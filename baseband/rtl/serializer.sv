==> flow/design.v <==
`resetall   
`timescale 1 ns / 1 ps   
`default_nettype none   
module serializer #(
    parameter integer C_DATA_WIDTH = 32
) (
    input wire aclk,
    input wire aresetn,
    input wire restart,
    input  wire [$clog2(C_DATA_WIDTH):0] input_length,
    input  wire [      C_DATA_WIDTH-1:0] input_tdata,
    input  wire                          input_tvalid,
    output reg                           input_tready,
    input  wire                          input_tlast,
    output reg  output_tdata,
    output reg  output_tvalid,
    input  wire output_tready,
    output reg  output_tlast
);
  reg [C_DATA_WIDTH-1:0] shift_buffer_data = 0;
  reg [$clog2(C_DATA_WIDTH):0] shift_buffer_length = 0;
  reg [$clog2(C_DATA_WIDTH):0] shift_buffer_index = 0;
  reg shift_buffer_tlast;
  always @(posedge aclk) begin
    if (~aresetn | restart) begin
      shift_buffer_index <= 0;
      shift_buffer_length <= 0;
      shift_buffer_data <= 0;
      shift_buffer_tlast <= 0;
      input_tready <= 1;
      output_tvalid <= 0;
      output_tdata <= 0;
      output_tlast <= 0;
    end else begin
      if (input_tready & input_tvalid) begin
        input_tready <= 0;
        shift_buffer_data <= input_tdata;
        shift_buffer_length <= input_length;
        shift_buffer_index <= 1;
        shift_buffer_tlast <= input_tlast;
        output_tdata <= input_tdata[0];
        output_tvalid <= 1;
      end
      if (output_tvalid & output_tready) begin
        if (shift_buffer_index < shift_buffer_length) begin
          shift_buffer_index <= shift_buffer_index + 1;
          output_tvalid <= 1;
          output_tdata <= shift_buffer_data[shift_buffer_index];
          if ((shift_buffer_index + 1) == shift_buffer_length) begin
            output_tlast <= shift_buffer_tlast;
          end
        end else begin
          output_tvalid <= 0;
          output_tdata  <= 0;
          output_tlast  <= 0;
          input_tready  <= 1;
        end
      end
    end
  end
endmodule
`resetall
Step by step through the tools: serializer:

Tool output for the design above, in the order of the flow.
Line numbers count from 1 in the design file above.
Library cell names are shortened.
A cell with n/a has no value.

* top module: serializer
* clock port: aclk
* cell library: sky130hd
* library corner: tt_025C_1v80

Elaborated design:

Source: Yosys, flattened and elaborated, memories not mapped. Widths are those after wreduce. Registers that Yosys merges into a memory's read port (data or address) are not register bits. Print and check cells do not count. Equal cells are merged and count once.

* input port bits: 44
* register bits: 49
* output and inout port bits: 4
* elaborated cells: 33

* bitwise logic cells: 4
* $add $sub $neg: 1
* mux-type cells: 14
* equal/unequal tests: 2
* magnitude comparators: 1
* shift operators: 1
* reductions and logical operators: 2

Operators with widths (number)
* indexed select 32 x 6 -> 1 bit: 1
* 2-to-1 mux 6 bit: 3
* 2-to-1 mux 1 bit: 11
* adder 6 x 1 -> 7 bit (second input constant): 1
* equality test 7 x 6 -> 1 bit: 1
* < comparator 6 bit: 1
* AND 1 bit: 2
* inequality test 2 x 1 -> 1 bit (second input constant): 1
* AND reduction 2 bit: 1
* nonzero test 2 bit: 1
* bitwise OR 1 bit: 1
* NOT 1 bit: 1

Logic depth:

Yosys ltp: most cells in a row. Word level: on the elaborated netlist, between registers, memories and ports. Mapped: between sequential cells and ports; inverters and the memories' decode and read muxes count.

* word-level depth: 4
* ABC_AREA: 0
* depth in mapped cells: 9

Synthesis result:

Yosys stat after the flow's synthesis: flattened, memories mapped to cells. It holds for the ABC_AREA given above (unset counts as 0); a run with the other value may have another netlist.
Totals and module areas in this step are rounded.

Cell types
* dfxtp_1: number 49, area in all 980.941 µm²
* nand2_1: number 82, area in all 307.795 µm²
* a21oi_1: number 45, area in all 225.216 µm²
* mux4_1: number 7, area in all 183.926 µm²
* ha_1: number 7, area in all 87.584 µm²
* mux2i_1: number 6, area in all 60.058 µm²
* o211ai_1: number 8, area in all 60.058 µm²
* clkbuf_1: number 12, area in all 45.043 µm²
* nand3_1: number 7, area in all 35.034 µm²
* xnor2_1: number 4, area in all 35.034 µm²
* inv_1: number 7, area in all 26.275 µm²
* and2_1: number 4, area in all 25.024 µm²
* mux4_2: number 1, area in all 22.522 µm²
* nor2_1: number 6, area in all 22.522 µm²
* xnor3_1: number 1, area in all 22.522 µm²
* nand2b_1: number 3, area in all 18.768 µm²
* nand4b_1: number 2, area in all 17.517 µm²
* xor2_1: number 2, area in all 17.517 µm²

Other cell types: 20; their cells: 27.

* cells in the netlist: 280
* flip-flops: 49
* synthesis area: 2370 µm²
* sequential part of the area: 981 µm²
* buffers: 20

Path before layout:

Source: OpenSTA report_checks on the synthesized netlist (no wires, ideal clock, input and output delay 20% of the period each), path of least setup slack; recovery checks are left aside. Register names are those of the netlist, which keeps one name where synthesis merged equal registers.

* path kind: flip-flop to flip-flop
* from: register shift_buffer_length[5]
* to: register shift_buffer_index[2]
* stages on the path: 8
* delay of the path: 1.692 ns
* setup slack: 0.268 ns
* required time: 1.886 ns
* arrival time: 1.618 ns
* clock period: 1.96 ns
* library setup time: 0.074 ns
* launch time at the first pin: 0.000 ns
* synthesis period reached: 1.692 ns

"delay of the path" = arrival - input delay + setup time.
"stages on the path" counts driving pins, that of a launching flip-flop among them; a cell with two outputs on the path counts twice.
"synthesis period reached" = period - worst setup slack (recovery checks aside). The figure is calculated, with input and output delays left at 20% of the set period.
The rows between start and end are the longest chain of elaborated cells between them; the timing report does not say that the signal goes this way. Where chains are equally long, one stands for them.
Each line given opens the expression or statement behind the cell; cells for indexed reads and writes are added by Yosys, which also makes memories of some case tables.
At most two assigning lines are given for a register; there are more.

* cell sequence: dfxtp_1 -> inv_1 -> ha_1 -> or3_1 -> o22ai_1 -> buf_2 -> nand4b_1 -> a31oi_1
* length of the longest elaborated chain: 3
* elaborated cells on any way between the ends: 3
* source lines of those cells: 2
* those cells by class: 1 x compare; 2 x mux

Ends and longest elaborated chain, post-synthesis
* start, declared: line 21 `reg [$clog2(C_DATA_WIDTH):0] shift_buffer_length = 0;`
* start, assigned: line 27 `shift_buffer_length <= 0;`
* start, assigned: line 38 `shift_buffer_length <= input_length;`
* < comparator 6 bit: line 45 `if (shift_buffer_index < shift_buffer_length) begin`
* 2-to-1 mux 6 bit: line 45
* 2-to-1 mux 6 bit: line 44 `if (output_tvalid & output_tready) begin`
* end, assigned: line 39 `shift_buffer_index <= 1;`
* end, assigned: line 46 `shift_buffer_index <= shift_buffer_index + 1;`
* end, declared: line 22 `reg [$clog2(C_DATA_WIDTH):0] shift_buffer_index = 0;`

Path in the finished layout:

Path of least setup slack in the final report of run 1 (OpenROAD, finished layout, wires in). Where an end is a register, its clock arrival counts in the times.

* path kind: flip-flop to flip-flop
* from: register shift_buffer_length[5]
* to: register shift_buffer_index[4]
* clock period: 1.87 ns
* stages on the path: 8
* library setup time: 0.07 ns
* arrival time: 2.02 ns
* launch time at the first pin: 0.30 ns
* required time: 2.10 ns
* setup slack: 0.08 ns

The rows between start and end are the longest chain of elaborated cells between them; the timing report does not say that the signal goes this way. Where chains are equally long, one stands for them.
At most two assigning lines are given for a register; there are more.

* cell sequence: dfxtp_1 -> inv_1 -> ha_1 -> or3_1 -> o22ai_2 -> clkdlybuf4s15_2 -> o211ai_1 -> a21oi_1
* length of the longest elaborated chain: 3
* elaborated cells on any way between the ends: 3
* source lines of those cells: 2
* those cells by class: 1 x compare; 2 x mux

Ends and longest elaborated chain, post-layout
* start, declared: line 21 `reg [$clog2(C_DATA_WIDTH):0] shift_buffer_length = 0;`
* start, assigned: line 27 `shift_buffer_length <= 0;`
* start, assigned: line 38 `shift_buffer_length <= input_length;`
* < comparator 6 bit: line 45 `if (shift_buffer_index < shift_buffer_length) begin`
* 2-to-1 mux 6 bit: line 45
* 2-to-1 mux 6 bit: line 44 `if (output_tvalid & output_tready) begin`
* end, assigned: line 39 `shift_buffer_index <= 1;`
* end, assigned: line 46 `shift_buffer_index <= shift_buffer_index + 1;`
* end, declared: line 22 `reg [$clog2(C_DATA_WIDTH):0] shift_buffer_index = 0;`

Stored flow runs of serializer (2 of them; Yosys, OpenROAD, sky130hd). They differ in their settings and are not a sequence. Constraints: input delay and output delay 20% of the set period each, output load 0.01 pF.
"clock period achieved" means the clock period less the worst setup slack. The figure is calculated, with input and output delays left at 20% of the set period.
"time on the worst setup path": the worst setup path's part of the clock period (all of it between registers, 20% less for each end at a port) less its slack. A launch clock that arrives late makes it longer, a capture clock that arrives late makes it shorter.
"total power of the final layout" rests on the timing tool's default activity at the inputs, not on a simulated workload.
Values from the reports are rounded here.

### Run 1

Settings: `period_ns=1.87`, `CORE_UTILIZATION=24`, `CAP_MARGIN=20`, `CORE_MARGIN=2`, `SLEW_MARGIN=20`

- Total power of the final layout: 2090 µW
- Total die area: 10700 µm²
- Setup TNS: 0.000 ns
- Clock period achieved: 1.793 ns
- Time on the worst setup path: 1.79 ns
- Critical path type: flip-flop to flip-flop
- Standard-cell area of the final layout: 3290 µm²
- Worst hold slack in the final report: 0.459 ns
- Mapped cell area after synthesis: 2370 µm²
- Final utilization: 0.339
- Smallest setup slack: 0.077 ns

### Run 2

Settings: `period_ns=2.1`, `CORE_UTILIZATION=27`, `SETUP_SLACK_MARGIN=0.6`, `PLACE_DENSITY_LB_ADDON=0.27`, `HOLD_SLACK_MARGIN=0.15`, `CELL_PAD_IN_SITES_GLOBAL_PLACEMENT=0`, `CELL_PAD_IN_SITES_DETAIL_PLACEMENT=2`, `GPL_ROUTABILITY_DRIVEN=0`, `CTS_CLUSTER_SIZE=34`, `MIN_ROUTING_LAYER=met1`, `CAP_MARGIN=20`, `CORE_MARGIN=2`, `SLEW_MARGIN=20`

- Total power of the final layout: 2040 µW
- Total die area: 9560 µm²
- Setup TNS: 0.000 ns
- Clock period achieved: 1.800 ns
- Time on the worst setup path: 1.80 ns
- Critical path type: flip-flop to flip-flop
- Standard-cell area of the final layout: 3450 µm²
- Worst hold slack in the final report: 0.467 ns
- Mapped cell area after synthesis: 2370 µm²
- Final utilization: 0.4
- Smallest setup slack: 0.300 ns
