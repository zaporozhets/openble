==> flow/design.v <==
`resetall   
`timescale 1ns / 1ps   
`default_nettype none   
module serial_crc24 (
    input wire aclk,
    input wire aresetn,
    input wire restart,
    input wire [23:0] init_preset,
    input wire input_tdata,
    input wire input_tvalid,
    output wire [23:0] crc_out
);
  reg [23:0] lfsr = 0;
  assign crc_out = lfsr;
  always @(posedge aclk)
    if (~aresetn | restart) begin
      lfsr <= init_preset;
    end else if (input_tvalid) begin
      lfsr[0]  <= input_tdata ^ lfsr[23];
      lfsr[1]  <= lfsr[0] ^ (input_tdata ^ lfsr[23]);
      lfsr[2]  <= lfsr[1];
      lfsr[3]  <= lfsr[2] ^ (input_tdata ^ lfsr[23]);
      lfsr[4]  <= lfsr[3] ^ (input_tdata ^ lfsr[23]);
      lfsr[5]  <= lfsr[4];
      lfsr[6]  <= lfsr[5] ^ (input_tdata ^ lfsr[23]);
      lfsr[7]  <= lfsr[6];
      lfsr[8]  <= lfsr[7];
      lfsr[9]  <= lfsr[8] ^ (input_tdata ^ lfsr[23]);
      lfsr[10] <= lfsr[9] ^ (input_tdata ^ lfsr[23]);
      lfsr[11] <= lfsr[10];
      lfsr[12] <= lfsr[11];
      lfsr[13] <= lfsr[12];
      lfsr[14] <= lfsr[13];
      lfsr[15] <= lfsr[14];
      lfsr[16] <= lfsr[15];
      lfsr[17] <= lfsr[16];
      lfsr[18] <= lfsr[17];
      lfsr[19] <= lfsr[18];
      lfsr[20] <= lfsr[19];
      lfsr[21] <= lfsr[20];
      lfsr[22] <= lfsr[21];
      lfsr[23] <= lfsr[22];
    end
endmodule
`resetall
# Reports on serial_crc24
# Tool output for the design above, in the order of the flow.
# Line numbers count from 1 in the design file above.
# Cell names lack the library's common part.
# Not given: -
# setup
top	serial_crc24
clock_port	aclk
cell_library	sky130hd
pvt_corner	tt_025C_1v80

# After elaboration
# Counts by Yosys on the flattened word-level netlist (proc, flatten, opt, wreduce; memories kept). Register bits leave out memories and registers merged into their read ports (data or address). Print and check cells are left out. Cells with the same type and inputs are merged into one.
# bits
ff_bits	24
input_bits	29
output_inout_bits	24
elab_cells	59
# classes
muxes	48
n_logic	9
reduce_and_logical	1
# ops
op	n
1-bit 2-to-1 mux	48
1-bit bitwise XOR	7
2-bit nonzero test	1
1-bit bitwise OR	1
1-bit inverter	1

# Logic depth
# Depth = most cells in a row (Yosys ltp): at word level without a register or memory, in the mapped netlist without a sequential cell, where the memories' decode and read muxes count.
# logic_depth
ltp_word	4
ABC_AREA	0
depth_mapped	4
ltp_nobuf	2

# Netlist
# Yosys stat after the flow's synthesis: flattened, memories mapped to cells. It holds for the ABC_AREA given above (unset counts as 0); a run with the other value may have another netlist.
# Totals and module areas in this step are rounded.
# synth_totals
cell_count	62
synth_area_mm2	0.001224
seqArea_mm2	0.0007207
flip_flops	24
n_buf	5
# types
cell_type	n	area_total_um2
edfxtp_1	24	720.691
mux2_2	18	202.694
xor3_1	6	142.637
mux2_4	6	90.086
buf_6	3	33.782
xor2_1	1	8.758
buf_4	1	7.507
nand2b_1	1	6.256
nor2b_1	1	6.256
buf_2	1	5.005

# Path before layout
# Path of least setup slack by OpenSTA after synthesis, without wires, with an ideal clock, recovery checks aside; 20% of the period is set as input and as output delay. Where synthesis merged equal registers, the netlist keeps one of their names.
# synth_timing
path_kind	input to register
start	input port aresetn
end	register lfsr[0]
clock_period_ps	4030
in_delay_ps	806
setup_ps	384
t_first_pin_ps	806
arrival_time_ps	1801
required_ps	3646
slack_ps	1845
path_delay_ps	1379
path_stages	4
path_buffers	2
period_less_setup_slack_ps	2185
# "path_delay_ps" = arrival - input delay + setup time.
# "path_stages" counts driving pins, that of a launching flip-flop among them; a cell with two outputs on the path counts twice.
# "period_less_setup_slack_ps" is the clock period less the worst setup slack; recovery checks do not enter. This is arithmetic on one report: input and output delays are still those of the set period (20% each).
# The rows between start and end are the longest chain of elaborated cells between them; the timing report does not say that the signal goes this way. Where chains are equally long, one stands for them.
# Each line given opens the expression or statement behind the cell; cells for indexed reads and writes are added by Yosys, which also makes memories of some case tables.
# The path ends at the enable pin of a flip-flop; only ways to that pin are counted.
# synth_via
cell_sequence	nor2b_1 buf_2 buf_6 nand2b_1
elab_chain_len	3
cells_between	3
lines_between	1
cone_classes	2 x logic; 1 x reduce/logical
# synth_rtl
item	line	text
start, declared	6	input wire aresetn,
1-bit inverter	16	if (~aresetn | restart) begin
1-bit bitwise OR	16
2-bit nonzero test	-
end, assigned	17	lfsr <= init_preset;
end, assigned	19	lfsr[0]  <= input_tdata ^ lfsr[23];
end, declared	13	reg [23:0] lfsr = 0;

# Path in the finished layout
# From the final timing report of flow run 1: the path of least setup slack in the routed layout; clock arrival at registers is part of the times.
# The path's times are printed in steps of 10 ps; the period is the one set.
# layout_timing
path_kind	register to output
start	register lfsr[8]
end	output port crc_out[8]
clock_period_ps	1690
output_delay_ps	340
t_first_pin_ps	300
arrival_time_ps	1260
required_ps	1350
slack_ps	90
path_stages	2
path_buffers	1
# layout_via
cell_sequence	edfxtp_1 clkdlybuf4s50_1
elab_chain_len	0
cells_between	0
lines_between	0
# layout_rtl
item	line	text
start, declared	13	reg [23:0] lfsr = 0;
start, assigned	17	lfsr <= init_preset;
start, assigned	27	lfsr[8]  <= lfsr[7];
end, declared	11	output wire [23:0] crc_out

# 2 stored runs of serial_crc24 in the flow (synthesis by Yosys, layout by OpenROAD, sky130hd cells), in arbitrary order. Constraints: input delay and output delay 20% of the set period each, output load 0.01 pF.
# "achievedPeriod_ps" is the run's clock period less its worst setup slack. It is reckoned from that one timing run; input and output delays stay at 20% of the period that was set.
# "worst_path_ps" means the part of the period allowed to the worst setup path (the constraints hold back 20% at inputs and 20% at outputs) less its slack; where the path has registers, the arrival times of their clocks count too.
# "fin_power_w" rests on the timing tool's default activity at the inputs, not on a simulated workload.
# "worst_path_ps" is known to 10 ps.
# Results are given in rounded form.
# A setting shown as - is not set for that run.
run	period_ns	CORE_UTILIZATION	PLACE_DENSITY	CORE_MARGIN	TNS_END_PERCENT	GPL_ROUTABILITY_DRIVEN	CAP_MARGIN	SLEW_MARGIN	MAX_ROUTING_LAYER	SETUP_SLACK_MARGIN	synthArea_mm2	dieArea_mm2	post_route_stdcell_area_mm2	post_route_util_pct	final_setup_ws_ps	setupTns_ps	final_hold_ws_ps	fin_power_w	achievedPeriod_ps	worst_path_ps	worstPathKind
flow run 1	1.69	50	0.87	2	60	1	40	20	met5	-	0.001224	0.002859	0.001818	80.6	88	0	591	0.001422	1602	1260	register to output
flow run 2	1.75	40	-	2	-	-	20	20	-	0.02	0.001224	0.003518	0.001834	61.6	136	0	598	0.001391	1614	1260	register to output
