==> flow/design.v <==
`resetall   
`timescale 1ns / 1ps   
`default_nettype none   
module access_code_generator (
    input wire aclk,
    input wire aresetn,
    input wire restart,
    input wire [31:0] access_code,
    input  wire input_tdata,
    input  wire input_tvalid,
    output reg  input_tready,
    input  wire input_tlast,
    output reg  output_tdata,
    output reg  output_tvalid,
    input  wire output_tready,
    output reg  output_tlast
);
  reg first_tdata = 0;
  reg first_tlast = 0;
  typedef enum logic [1:0] {
    FsmIdle              = 0,
    FsmInit,
    FsmSendingAccessCode,
    FsmSendingData
  } fsm_state_t;
  fsm_state_t state;
  localparam integer AccessCodeLength = 32;
  reg [$clog2(AccessCodeLength):0] counter;
  always @(posedge aclk) begin
    if (~aresetn) begin
      counter <= 0;
      output_tdata <= 0;
      output_tvalid <= 0;
      output_tlast <= 0;
      input_tready <= 0;
      state <= FsmIdle;
    end else begin
      case (state)
        FsmIdle: begin
          input_tready  <= 0;
          output_tvalid <= 0;
          output_tlast <= 0;
        end
        FsmInit: begin
          input_tready <= 0;
          output_tvalid <= 0;
          counter <= 1;
          output_tdata <= access_code[0];
          output_tvalid <= 1;
          output_tlast <= 0;
          state <= FsmSendingAccessCode;
        end
        FsmSendingAccessCode: begin
          if (output_tvalid & output_tready) begin
            counter <= counter + 1;
            if (AccessCodeLength > counter) begin
              output_tdata  <= access_code[counter];
              output_tvalid <= 1;
            end else begin
              output_tvalid <= 0;
              input_tready <= 1;
              state <= FsmSendingData;
            end
          end
        end
        FsmSendingData: begin
          if (input_tvalid & input_tready) begin
            input_tready  <= 0;
            output_tdata  <= input_tdata;
            output_tlast  <= input_tlast;
            output_tvalid <= 1;
          end
          if (output_tvalid & output_tready) begin
            output_tvalid <= 0;
            input_tready  <= 1;
            if (output_tlast) begin
              state <= FsmIdle;
            end
          end
        end
        default: state <= FsmIdle;
      endcase
      if (restart) begin
        state <= FsmInit;
      end
    end
  end
endmodule
`resetall
==> Step by step through the tools: access_code_generator <==
Tool output for the design above, in the order of the flow.
Line numbers count from 1 in the design file above.
Library cell names are shortened.
{ "inputs": {"design": "access_code_generator", "clock_port": "aclk", "library": "sky130hd", "corner": "tt_025C_1v80"} }

==> Elaborated design <==
Source: Yosys, flattened and elaborated, memories not mapped. Widths are those after wreduce. Registers that Yosys merges into a memory's read port (data or address) are not register bits. Print and check cells do not count. Equal cells are merged and count once.
{ "classes": {"addsub": 1, "n_cmp": 1, "n_eq": 14, "shift": 1, "n_mux": 24, "logic": 3, "reduce_logical": 16} }
{ "op_table": {"columns": ["operator", "n"], "rows": [
  ["indexed select 32 x 6 -> 1 bit", 1],
  ["!= test 3 bit with constant B", 5],
  ["two-way mux 1 bit", 13],
  ["!= test 2 bit with constant B", 6],
  ["case mux 6 bit (select 2 bit)", 1],
  ["AND reduction 5 bit", 2],
  ["AND reduction 4 bit", 2],
  ["nonzero test 4 bit", 2],
  ["two-way mux 2 bit", 4],
  ["nonzero test 3 bit", 2],
  ["adder 6 x 1 -> 6 bit with constant B", 1],
  ["> comparator 6 bit with constant A", 1],
  ["case mux 2 bit (select 3 bit)", 1],
  ["two-way mux 6 bit", 1],
  ["case mux 1 bit (select 3 bit)", 2],
  ["== test 2 bit with constant B", 2],
  ["AND reduction 2 bit", 2],
  ["nonzero test 2 bit", 2],
  ["OR reduction 2 bit", 2],
  ["case mux 1 bit (select 4 bit)", 1],
  ["AND reduction 3 bit", 1],
  ["bitwise AND 1 bit", 2],
  ["== test 2 x 1 -> 1 bit with constant B", 1],
  ["zero test 2 bit", 1],
  ["case mux 1 bit (select 2 bit)", 1],
  ["NOT 1 bit", 1]
]} }
{ "word_totals": {"reg_bits": 12, "inputBits": 39, "out_inout_bits": 4} }

==> Longest topological paths <==
Yosys ltp: most cells in a row. Word level: on the elaborated netlist, between registers, memories and ports. Mapped: between sequential cells and ports; inverters and the memories' decode and read muxes count.
{ "logic_depth": {"word_depth": 5, "abc_area": 0, "ltp_mapped": 6} }

==> After synthesis <==
Yosys stat after the flow's synthesis: flattened, memories mapped to cells. It holds for the ABC_AREA given above (unset counts as 0); a run with the other value may have another netlist.
{ "by_type": {"columns": ["type", "n", "type_area_um2"], "rows": [
  ["dfxtp_1", 14, 280.269],
  ["mux4_2", 6, 135.13],
  ["mux2i_1", 8, 80.077],
  ["a21oi_1", 7, 35.034],
  ["buf_6", 3, 33.782],
  ["nor2_1", 8, 30.029],
  ["nand2_1", 7, 26.275],
  ["xnor2_1", 3, 26.275],
  ["ha_1", 2, 25.024],
  ["nand2b_1", 4, 25.024],
  ["nand3_1", 5, 25.024],
  ["a21boi_0", 3, 22.522],
  ["mux2_2", 2, 22.522],
  ["buf_12", 1, 20.019],
  ["o21ai_0", 4, 20.019],
  ["inv_1", 5, 18.768],
  ["nor3b_1", 2, 15.014],
  ["a31oi_1", 2, 12.512]
]} }
Not listed: further types 22, cells in them 25.
{ "mapped": {"stdcells": 111, "yosys_area_um2": 1037.2, "flip_flops": 14} }

==> Path before layout <==
OpenSTA on the mapped netlist: ideal clock, no wires. The path of least setup slack (recovery checks aside). Input and output delay are each 20% of the period. Register names are those of the netlist, which keeps one name where synthesis merged equal registers.
{ "synth_timing": {"path_kind": "register to register", "from": "reg counter[0]", "to": "reg output_tdata", "period_ns": 2.78, "setup_ns": 0.117, "t_first_pin_ns": 0.000, "arrival_time_ns": 1.522, "path_slack_ns": 1.140, "delay_ns": 1.639, "path_stages": 7, "synth_period_reached_ns": 1.64} }
"delay_ns" = arrival - input delay + setup time.
"path_stages": output pins that drive a net of the path, with the launching flip-flop's if there is one; two outputs of one cell count as two.
"synth_period_reached_ns" is the clock period less the worst setup slack; recovery checks do not enter. This is arithmetic on one report: input and output delays are still those of the set period (20% each).
The rows between start and end are the longest chain of elaborated cells between them; the timing report does not say that the signal goes this way. Where chains are equally long, one stands for them.
Each line given opens the expression or statement behind the cell; cells for indexed reads and writes are added by Yosys, which also makes memories of some case tables.
At most two assigning lines are given for a register; there are more.
{ "synth_between": {"path_cell_list": "dfxtp_1 buf_6 buf_12 mux4_2 mux2i_1 o221ai_1 a32o_1", "elab_chain_cells": 4, "cone_cells": 7, "cone_lines": 4, "cone_classes": "compare: 1; eq/ne: 1; shift: 1; mux: 3; reduce/logical: 1"} }
{ "synth_lines": {"columns": ["element", "line", "source"], "rows": [
  ["from (decl)", 28, "reg [$clog2(AccessCodeLength):0] counter;"],
  ["from (assign)", 31, "counter <= 0;"],
  ["from (assign)", 55, "counter <= counter + 1;"],
  ["> comparator 6 bit", 56, "if (AccessCodeLength > counter) begin"],
  ["two-way mux 1 bit", 56, null],
  ["two-way mux 1 bit", 54, "if (output_tvalid & output_tready) begin"],
  ["case mux 1 bit (select 3 bit)", 38, "case (state)"],
  ["to (assign)", 48, "output_tdata <= access_code[0];"],
  ["to (assign)", 57, "output_tdata  <= access_code[counter];"],
  ["to (decl)", 13, "output reg  output_tdata,"]
]} }

==> Timing after layout <==
From the final timing report of run 1: the path of least setup slack in the routed layout; clock arrival at registers is part of the times.
{ "layout_timing": {"path_kind": "register to register", "from": "reg counter[0]", "to": "reg output_tdata", "period_ns": 2.76, "setup_ns": 0.11, "t_first_pin_ns": 0.24, "arrival_time_ns": 2.16, "path_slack_ns": 0.73, "path_stages": 5} }
The rows between start and end are the longest chain of elaborated cells between them; the timing report does not say that the signal goes this way. Where chains are equally long, one stands for them.
At most two assigning lines are given for a register; there are more.
{ "layout_between": {"path_cell_list": "dfxtp_1 mux4_2 mux2i_1 nand3_1 a32o_1", "elab_chain_cells": 4, "cone_cells": 7, "cone_lines": 4, "cone_classes": "compare: 1; eq/ne: 1; shift: 1; mux: 3; reduce/logical: 1"} }
{ "layout_lines": {"columns": ["element", "line", "source"], "rows": [
  ["from (decl)", 28, "reg [$clog2(AccessCodeLength):0] counter;"],
  ["from (assign)", 31, "counter <= 0;"],
  ["from (assign)", 55, "counter <= counter + 1;"],
  ["> comparator 6 bit", 56, "if (AccessCodeLength > counter) begin"],
  ["two-way mux 1 bit", 56, null],
  ["two-way mux 1 bit", 54, "if (output_tvalid & output_tready) begin"],
  ["case mux 1 bit (select 3 bit)", 38, "case (state)"],
  ["to (assign)", 48, "output_tdata <= access_code[0];"],
  ["to (assign)", 57, "output_tdata  <= access_code[counter];"],
  ["to (decl)", 13, "output reg  output_tdata,"]
]} }

Add stored flow runs of access_code_generator

Design access_code_generator on sky130hd. What follows are 2 stored runs of the flow, each under its own settings; their order means nothing. The constraints put input and output delay at 20% of the set period each and load the outputs with 0.01 pF.
"achieved clock period (ns)" = clock period - worst setup slack. The figure is calculated, with input and output delays left at 20% of the set period.
"worst setup path time (ns)" means the part of the period allowed to the worst setup path (the constraints hold back 20% at inputs and 20% at outputs) less its slack; where the path has registers, the arrival times of their clocks count too.

settings of run 1
{
  "period_ns": 2.76,
  "CORE_UTILIZATION": 32,
  "SETUP_SLACK_MARGIN": 0.16,
  "CORE_ASPECT_RATIO": 0.7,
  "CORE_MARGIN": 4,
  "CELL_PAD_IN_SITES_DETAIL_PLACEMENT": 0,
  "ABC_AREA": 0,
  "CTS_CLUSTER_SIZE": 31,
  "CTS_CLUSTER_DIAMETER": 168,
  "CAP_MARGIN": 20,
  "SLEW_MARGIN": 20
}
report of run 1
yosys chip area after synthesis (um^2): 1037.2
finish__design__die__area: 4231.0
finish__design__instance__area__stdcell: 1481.4
finish__design__instance__utilization: 0.5034
finish__timing__setup__ws: 0.733
finish__timing__setup__tns: 0.000
finish__timing__hold__ws: 0.544
achieved clock period (ns): 2.027
worst setup path time (ns): 2.03
worst setup path kind: register to register

settings of run 2
{
  "period_ns": 1.27,
  "CORE_UTILIZATION": 19,
  "PLACE_DENSITY_LB_ADDON": 0.23,
  "CORE_MARGIN": 6,
  "TNS_END_PERCENT": 40,
  "ABC_AREA": 1,
  "GPL_TIMING_DRIVEN": 0,
  "CTS_CLUSTER_SIZE": 26,
  "SLEW_MARGIN": 25,
  "MIN_ROUTING_LAYER": "met2",
  "MAX_ROUTING_LAYER": "met5",
  "CAP_MARGIN": 20
}
report of run 2
yosys chip area after synthesis (um^2): 1046.0
finish__design__die__area: 7429.6
finish__design__instance__area__stdcell: 1744.2
finish__design__instance__utilization: 0.3351
finish__timing__setup__ws: -0.061
finish__timing__setup__tns: -0.097
finish__timing__hold__ws: 0.493
achieved clock period (ns): 1.331
worst setup path time (ns): 1.33
worst setup path kind: register to register
